==> flow/design.v <==
module calculadora (
    input logic [3:0] cmd,
    input logic clock,
    input logic reset,
    output logic [1:0] status,
    output logic [3:0] data,    
    output logic [2:0] position 
);
    localparam logic [3:0]
        DIG_MIN   = 4'b0000, 
        DIG_MAX   = 4'b1001, 
        CMD_PLUS  = 4'b1010, 
        CMD_MINUS = 4'b1011, 
        CMD_MUL   = 4'b1100, 
        CMD_RES   = 4'b1110, 
        CMD_CLR   = 4'b1111; 
    typedef enum logic [2:0] {IDLE, IN_A, OP, IN_B, COMPUTE, DONE, ERROR} state_t;
    state_t state, next;
    logic [31:0] op_a;  
    logic [31:0] op_b;  
    logic [31:0] acc;
    logic [31:0] mul_cnt;
    logic [3:0]  op_sel;
    logic [3:0] nA; 
    logic [3:0] nB; 
    logic       inB; 
    logic [3:0] calc_data_out;
    logic [2:0] calc_position_out;
    assign data = calc_data_out;
    assign position = calc_position_out;  
    always_ff @(posedge clock or posedge reset) begin
        if (reset) begin
            state  <= IDLE;
            op_a   <= 0; nA <= 0;
            op_b   <= 0; nB <= 0;
            inB    <= 0;
            acc    <= 0;
            mul_cnt<= 0;
            op_sel <= 0;  
            calc_data_out <= 4'd0;
            calc_position_out <= 3'd0;  
        end else begin
            state <= next;
            case (state)
                IDLE:
                    if (cmd >= DIG_MIN && cmd <= DIG_MAX) begin
                        op_a <= cmd;
                        nA   <= 1;  
                        calc_data_out <= cmd;
                        calc_position_out <= 3'd0;
                    end
                IN_A:
                    if (cmd >= DIG_MIN && cmd <= DIG_MAX) begin
                        if (nA < 8) begin
                            op_a <= op_a * 10 + cmd;
                            nA   <= nA + 1;
                            calc_data_out <= cmd;
                            calc_position_out <= nA[2:0];
                        end else begin
                        end
                    end else if (cmd == CMD_PLUS || cmd == CMD_MINUS || cmd == CMD_MUL) begin
                        op_sel <= cmd;
                        inB    <= 0;
                        op_b   <= 0; nB <= 0;
                        calc_data_out <= CMD_CLR;
                        calc_position_out <= 3'd0;
                    end else if (cmd == CMD_CLR) begin
                         calc_position_out <= 3'd0;
                    end
                OP:
                    if (cmd >= DIG_MIN && cmd <= DIG_MAX) begin
                        inB <= 1;
                        op_b <= cmd;
                        nB   <= 1;
                        calc_data_out <= cmd;
                        calc_position_out <= 3'd0;
                    end else if (cmd == CMD_CLR) begin
                         calc_data_out <= CMD_CLR;
                         calc_position_out <= 3'd0;
                    end else if (cmd == CMD_PLUS || cmd == CMD_MINUS || cmd == CMD_MUL) begin
                        op_sel <= cmd;
                         calc_data_out <= cmd;
                         calc_position_out <= 3'd0;
                    end
                IN_B:
                    if (cmd >= DIG_MIN && cmd <= DIG_MAX) begin
                        if (nB < 8) begin
                            op_b <= op_b * 10 + cmd;
                            nB   <= nB + 1;
                             calc_data_out <= cmd;
                             calc_position_out <= nB[2:0];
                        end else begin
                        end
                    end else if (cmd == CMD_RES) begin
                         if (op_sel == CMD_PLUS) begin
                             acc <= op_a + op_b;
                         end else if (op_sel == CMD_MINUS) begin
                             acc <= (op_a >= op_b ? op_a - op_b : 32'hFFFFFFFF);  
                         end else if (op_sel == CMD_MUL) begin
                             acc <= 0;  
                             mul_cnt <= op_b;  
                         end
                    end else if (cmd == CMD_CLR) begin
                        op_b <= 0; nB <= 0; inB <= 0;
                         calc_data_out <= CMD_CLR;  
                         calc_position_out <= 3'd0;
                    end
                COMPUTE:
                    if (mul_cnt > 0) begin
                        acc <= acc + op_a;        
                        mul_cnt <= mul_cnt - 1;   
                    end
                DONE:
                    if (cmd == CMD_CLR) begin
                         calc_data_out <= CMD_CLR;  
                         calc_position_out <= 3'd0;
                    end else if (cmd >= DIG_MIN && cmd <= DIG_MAX) begin
                    end
                ERROR:
                    if (cmd == CMD_CLR) begin
                         calc_data_out <= CMD_CLR;  
                         calc_position_out <= 3'd0;
                    end
            endcase
        end
    end
    always_comb begin
        next = state;
        case (state)
            IDLE:    if (cmd >= DIG_MIN && cmd <= DIG_MAX) next = IN_A;  
            IN_A:    if (cmd == CMD_PLUS || cmd == CMD_MINUS || cmd == CMD_MUL) next = OP;  
                     else if (cmd >= DIG_MIN && cmd <= DIG_MAX && nA == 8) next = ERROR;  
                     else if (cmd == CMD_CLR) next = IDLE;  
            OP:      if (cmd >= DIG_MIN && cmd <= DIG_MAX) next = IN_B;  
                     else if (cmd == CMD_CLR) next = IDLE;  
                     else if (cmd == CMD_RES) next = ERROR;  
            IN_B:    if (cmd == CMD_RES)  
                         next = (op_sel == CMD_MUL ? COMPUTE : DONE);  
                     else if (cmd >= DIG_MIN && cmd <= DIG_MAX && nB == 8) next = ERROR;  
                     else if (cmd == CMD_CLR) next = OP;  
            COMPUTE: if (mul_cnt == 32'd0) next = DONE;  
            DONE:    if (cmd == CMD_CLR || (cmd >= DIG_MIN && cmd <= DIG_MAX)) next = IDLE;  
            ERROR:   if (cmd == CMD_CLR) next = IDLE;  
        endcase
    end
    always_comb begin
        case (state)
            IDLE, IN_A, OP, IN_B, DONE:
                status = 2'd0;  
            COMPUTE:
                status = 2'd1;  
            ERROR:
                status = 2'd2;  
            default:
                status = 2'd2;
        endcase
    end
endmodule
### Step by step through the tools: calculadora

Tool output for the design above, in the order of the flow.
Line numbers count from 1 in the design file above.
The mark n/a stands for no value.

| design | value |
|---|---|
| top | calculadora |
| clock | clock |
| cell library | sky130hd |
| library corner | tt_025C_1v80 |

### After elaboration

Source: Yosys, flattened and elaborated, memories not mapped. Widths are those after wreduce. Registers that Yosys merges into a memory's read port (data or address) are not register bits. Print and check cells do not count. Equal cells are merged and count once.

| storage and ports | value |
|---|---|
| flip-flop bits (word level) | 86 |
| bits in latches | 0 |
| bits in writable memories | 0 |
| bits in read-only memories | 0 |
| clocked read ports x word width | 0 |
| memories | 0 |
| input bits | 6 |
| output and inout bits | 9 |
| elaborated cells | 151 |

| cells by class | value |
|---|---|
| add/subtract/negate cells | 4 |
| $mul | 1 |
| div/mod/pow operators | 0 |
| magnitude comparators | 5 |
| equality and inequality tests | 40 |
| shift-type cells | 0 |
| multiplexer cells | 70 |
| bitwise logic cells | 0 |
| reductions and logical operators | 23 |

Operator list:

| kind | count |
|---|---|
| 32-bit 2-to-1 mux | 13 |
| 32-bit by 3-bit multiplier with 31-bit output with constant B | 1 |
| 32-bit case mux with 3-bit select | 1 |
| 4-bit 2-to-1 mux | 24 |
| 3-bit 2-to-1 mux | 23 |
| 32-bit case mux with 2-bit select | 1 |
| 4-bit equality test with constant B | 10 |
| 2-bit inequality test with constant B | 16 |
| 32-bit by 1-bit subtractor with 32-bit output with constant B | 1 |
| 32-bit by 1-bit greater-than comparator with 1-bit output with constant B | 1 |
| 32-bit by 4-bit adder with 32-bit output | 1 |
| 32-bit logical NOT | 1 |
| 7-bit AND reduction | 3 |
| 3-bit case mux with 7-bit select | 1 |
| 4-bit case mux with 5-bit select | 1 |
| 4-bit case mux with 2-bit select | 2 |
| 3-bit inequality test with constant B | 5 |
| 3-bit case mux with 5-bit select | 1 |
| 4-bit inequality test with constant B | 3 |
| 6-bit AND reduction | 2 |
| 4-bit case mux with 3-bit select | 1 |
| 3-bit equality test with constant B | 3 |
| 4-bit by 1-bit adder with 4-bit output with constant B | 2 |
| 4-bit < comparator with constant B | 2 |
| 4-bit AND reduction | 2 |
| 7-bit nonzero test | 1 |
| 2-bit nonzero test | 3 |
| 3-bit by 2-bit equality test with 1-bit output with constant B | 2 |

Other operator kinds: 12; their cells: 16.

### Logic depth

Yosys ltp: most cells in a row. Word level: on the elaborated netlist, between registers, memories and ports. Mapped: between sequential cells and ports; inverters and the memories' decode and read muxes count.

| depth | value |
|---|---|
| word-level depth | 7 |
| ABC_AREA | 0 |
| gate-level depth with buffers | 13 |
| depth with buffers taken out | 13 |

### Mapped cells and area

The flow's flattened synthesis, as Yosys stat reports it; memories are mapped. The netlist is that of the ABC_AREA named above (0 if unset); the other value can give another one.
The area totals of this step are shown rounded.

Cell types:

| cell type | count | total area (um^2) |
|---|---|---|
| sky130_fd_sc_hd__dfrtp_1 | 89 | 2.23E+03 |
| sky130_fd_sc_hd__ha_1 | 63 | 788.256 |
| sky130_fd_sc_hd__o21ai_0 | 83 | 415.398 |
| sky130_fd_sc_hd__a21oi_1 | 79 | 395.379 |
| sky130_fd_sc_hd__nand2_1 | 96 | 360.346 |
| sky130_fd_sc_hd__nand3_1 | 44 | 220.211 |
| sky130_fd_sc_hd__xnor2_1 | 25 | 218.96 |
| sky130_fd_sc_hd__nor2_1 | 52 | 195.187 |
| sky130_fd_sc_hd__xor2_1 | 22 | 192.685 |
| sky130_fd_sc_hd__o22ai_1 | 26 | 162.656 |
| sky130_fd_sc_hd__nor3_1 | 29 | 145.139 |
| sky130_fd_sc_hd__a22oi_1 | 15 | 112.608 |
| sky130_fd_sc_hd__clkbuf_1 | 29 | 108.854 |
| sky130_fd_sc_hd__a21o_1 | 12 | 90.086 |
| sky130_fd_sc_hd__inv_1 | 22 | 82.579 |
| sky130_fd_sc_hd__and3_1 | 12 | 75.072 |
| sky130_fd_sc_hd__nand2b_1 | 12 | 75.072 |
| sky130_fd_sc_hd__nand4_1 | 12 | 75.072 |

Not listed: further types 52, cells in them 144.

| synthesis totals | value |
|---|---|
| mapped cells | 866 |
| cell area after synthesis | 7180 um^2 |
| area of sequential cells | 2250 um^2 |
| mapped flip-flops | 90 |
| buffers | 37 |

### Timing after synthesis

Source: OpenSTA report_checks on the synthesized netlist (no wires, ideal clock, input and output delay 20% of the period each), path of least setup slack; recovery checks are left aside. Register names are those of the netlist, which keeps one name where synthesis merged equal registers.

| timing after synthesis | value |
|---|---|
| path kind | register to register |
| from | register op_b[1] |
| to | register op_b[24] |
| period | 4.55 ns |
| library setup time | 0.096 ns |
| launch time at the first pin | 0.000 ns |
| arrival time | 3.669 ns |
| data required time | 4.454 ns |
| slack | 0.785 ns |
| path delay | 3.765 ns |
| stages | 14 |
| path buffers | 0 |
| synthesis period reached | 3.765 ns |

"path delay" = arrival - input delay + setup time.
"stages": output pins that drive a net of the path, with the launching flip-flop's if there is one; two outputs of one cell count as two.
"synthesis period reached" is the clock period less the worst setup slack; recovery checks do not enter. This is arithmetic on one report: input and output delays are still those of the set period (20% each).
Between the ends stands the longest chain of elaborated cells between them, by number of cells; it is not shown to be the way that was timed. Of several equally long chains one is given.
A line is the first line of the expression or statement that the cell stems from. Yosys adds cells for indexed reads and writes and turns some case tables into memories.
A register here has more assigning lines than the two given.

| on the way, after synthesis | value |
|---|---|
| cells stage by stage | sky130_fd_sc_hd__dfrtp_1 -> sky130_fd_sc_hd__ha_1 -> sky130_fd_sc_hd__ha_1 -> sky130_fd_sc_hd__fa_1 -> sky130_fd_sc_hd__a21o_1 -> sky130_fd_sc_hd__a221o_2 -> sky130_fd_sc_hd__xor2_1 -> sky130_fd_sc_hd__nand4_2 -> sky130_fd_sc_hd__nor4_2 -> sky130_fd_sc_hd__nand4_1 -> sky130_fd_sc_hd__nor3_4 -> sky130_fd_sc_hd__nand3_1 -> sky130_fd_sc_hd__xnor2_1 -> sky130_fd_sc_hd__o31ai_1 |
| length of the longest elaborated chain | 5 |
| elaborated cells between the ends (all ways) | 5 |
| RTL lines with such cells | 4 |
| those cells by class | 1 x add/sub; 1 x mul; 3 x mux |

RTL lines, path after synthesis:

| element | RTL line | text |
|---|---|---|
| start: declaration | 20 | `logic [31:0] op_b;` |
| start: assignment | 73 | `op_b <= cmd;` |
| start: assignment | 88 | `op_b <= op_b * 10 + cmd;` |
| 32-bit by 3-bit multiplier with 31-bit output | 88 |  |
| 32-bit by 4-bit adder with 32-bit output | 88 |  |
| 32-bit 2-to-1 mux | 87 | `if (nB < 8) begin` |
| 32-bit 2-to-1 mux | 86 | `if (cmd >= DIG_MIN && cmd <= DIG_MAX) begin` |
| 32-bit case mux with 3-bit select | 44 | `case (state)` |
| end: assignment | 73 |  |
| end: assignment | 88 |  |
| end: declaration | 20 |  |

### Path in the finished layout

From the final timing report of stored run 1: the path of least setup slack in the routed layout; clock arrival at registers is part of the times.

| timing post-layout | value |
|---|---|
| path kind | register to register |
| from | register op_b[1] |
| to | register op_b[30] |
| period | 3.91 ns |
| library setup time | 0.07 ns |
| launch time at the first pin | 0.34 ns |
| arrival time | 4.00 ns |
| data required time | 4.18 ns |
| slack | 0.18 ns |
| stages | 14 |
| path buffers | 0 |

Between the ends stands the longest chain of elaborated cells between them, by number of cells; it is not shown to be the way that was timed. Of several equally long chains one is given.
A register here has more assigning lines than the two given.

| on the way, post-layout | value |
|---|---|
| cells stage by stage | sky130_fd_sc_hd__dfrtp_1 -> sky130_fd_sc_hd__ha_1 -> sky130_fd_sc_hd__ha_2 -> sky130_fd_sc_hd__fa_2 -> sky130_fd_sc_hd__a21o_1 -> sky130_fd_sc_hd__a221o_2 -> sky130_fd_sc_hd__a31o_4 -> sky130_fd_sc_hd__a2111oi_4 -> sky130_fd_sc_hd__nor4_2 -> sky130_fd_sc_hd__nand4b_1 -> sky130_fd_sc_hd__nor4b_4 -> sky130_fd_sc_hd__a31o_2 -> sky130_fd_sc_hd__nand3_1 -> sky130_fd_sc_hd__o21ai_2 |
| length of the longest elaborated chain | 5 |
| elaborated cells between the ends (all ways) | 5 |
| RTL lines with such cells | 4 |
| those cells by class | 1 x add/sub; 1 x mul; 3 x mux |

RTL lines, path post-layout:

| element | RTL line | text |
|---|---|---|
| start: declaration | 20 | `logic [31:0] op_b;` |
| start: assignment | 73 | `op_b <= cmd;` |
| start: assignment | 88 | `op_b <= op_b * 10 + cmd;` |
| 32-bit by 3-bit multiplier with 31-bit output | 88 |  |
| 32-bit by 4-bit adder with 32-bit output | 88 |  |
| 32-bit 2-to-1 mux | 87 | `if (nB < 8) begin` |
| 32-bit 2-to-1 mux | 86 | `if (cmd >= DIG_MIN && cmd <= DIG_MAX) begin` |
| 32-bit case mux with 3-bit select | 44 | `case (state)` |
| end: assignment | 73 |  |
| end: assignment | 88 |  |
| end: declaration | 20 |  |

Wiki page: calculadora / flow data

calculadora through Yosys and OpenROAD on sky130hd: 2 stored runs, unordered, with their settings and measured results. The constraints put input and output delay at 20% of the set period each and load the outputs with 0.01 pF.
"period reached" is the run's clock period less its worst setup slack. It is reckoned from that one timing run; input and output delays stay at 20% of the period that was set.
"critical path time" means the part of the period allowed to the worst setup path (the constraints hold back 20% at inputs and 20% at outputs) less its slack; where the path has registers, the arrival times of their clocks count too.
By "power consumption" is meant OpenSTA's value without simulated activity: inputs other than the clock are taken to toggle once in ten clock periods, and the tool carries that through the logic.
The measured numbers are rounded.
Settings: n/a = not set for that run.
Results: n/a = not shown.

| item | stored run 1 | stored run 2 |
|---|---|---|
| period_ns | 3.91 | 3.32 |
| CAP_MARGIN | 20 | 20 |
| CORE_MARGIN | 2 | 2 |
| CORE_UTILIZATION | 40 | 63 |
| SLEW_MARGIN | 20 | 20 |
| SETUP_SLACK_MARGIN | n/a | 0.5 |
| PLACE_DENSITY | n/a | 0.56 |
| CELL_PAD_IN_SITES_GLOBAL_PLACEMENT | n/a | 2 |
| TNS_END_PERCENT | n/a | 35 |
| CTS_CLUSTER_DIAMETER | n/a | 299 |
| chip area in the Yosys report (um^2) | 7180 | n/a |
| worst slack on setup checks (ns) | 0.183 | n/a |
| period reached (ns) | 3.727 | n/a |
| final worst hold slack (ns) | 0.470 | n/a |
| critical path time (ns) | 3.73 | n/a |
| kind of the worst setup path | register to register | n/a |
| area inside the die boundary (um^2) | 19000 | n/a |
| power consumption (mW) | 4.40 | n/a |
| standard-cell area after routing (um^2) | 8140 | n/a |
| total negative setup slack (ns) | 0.000 | n/a |
| utilization (%) | 46.7 | n/a |

Stored run 2: not finished: placement ended with error GPL-0301
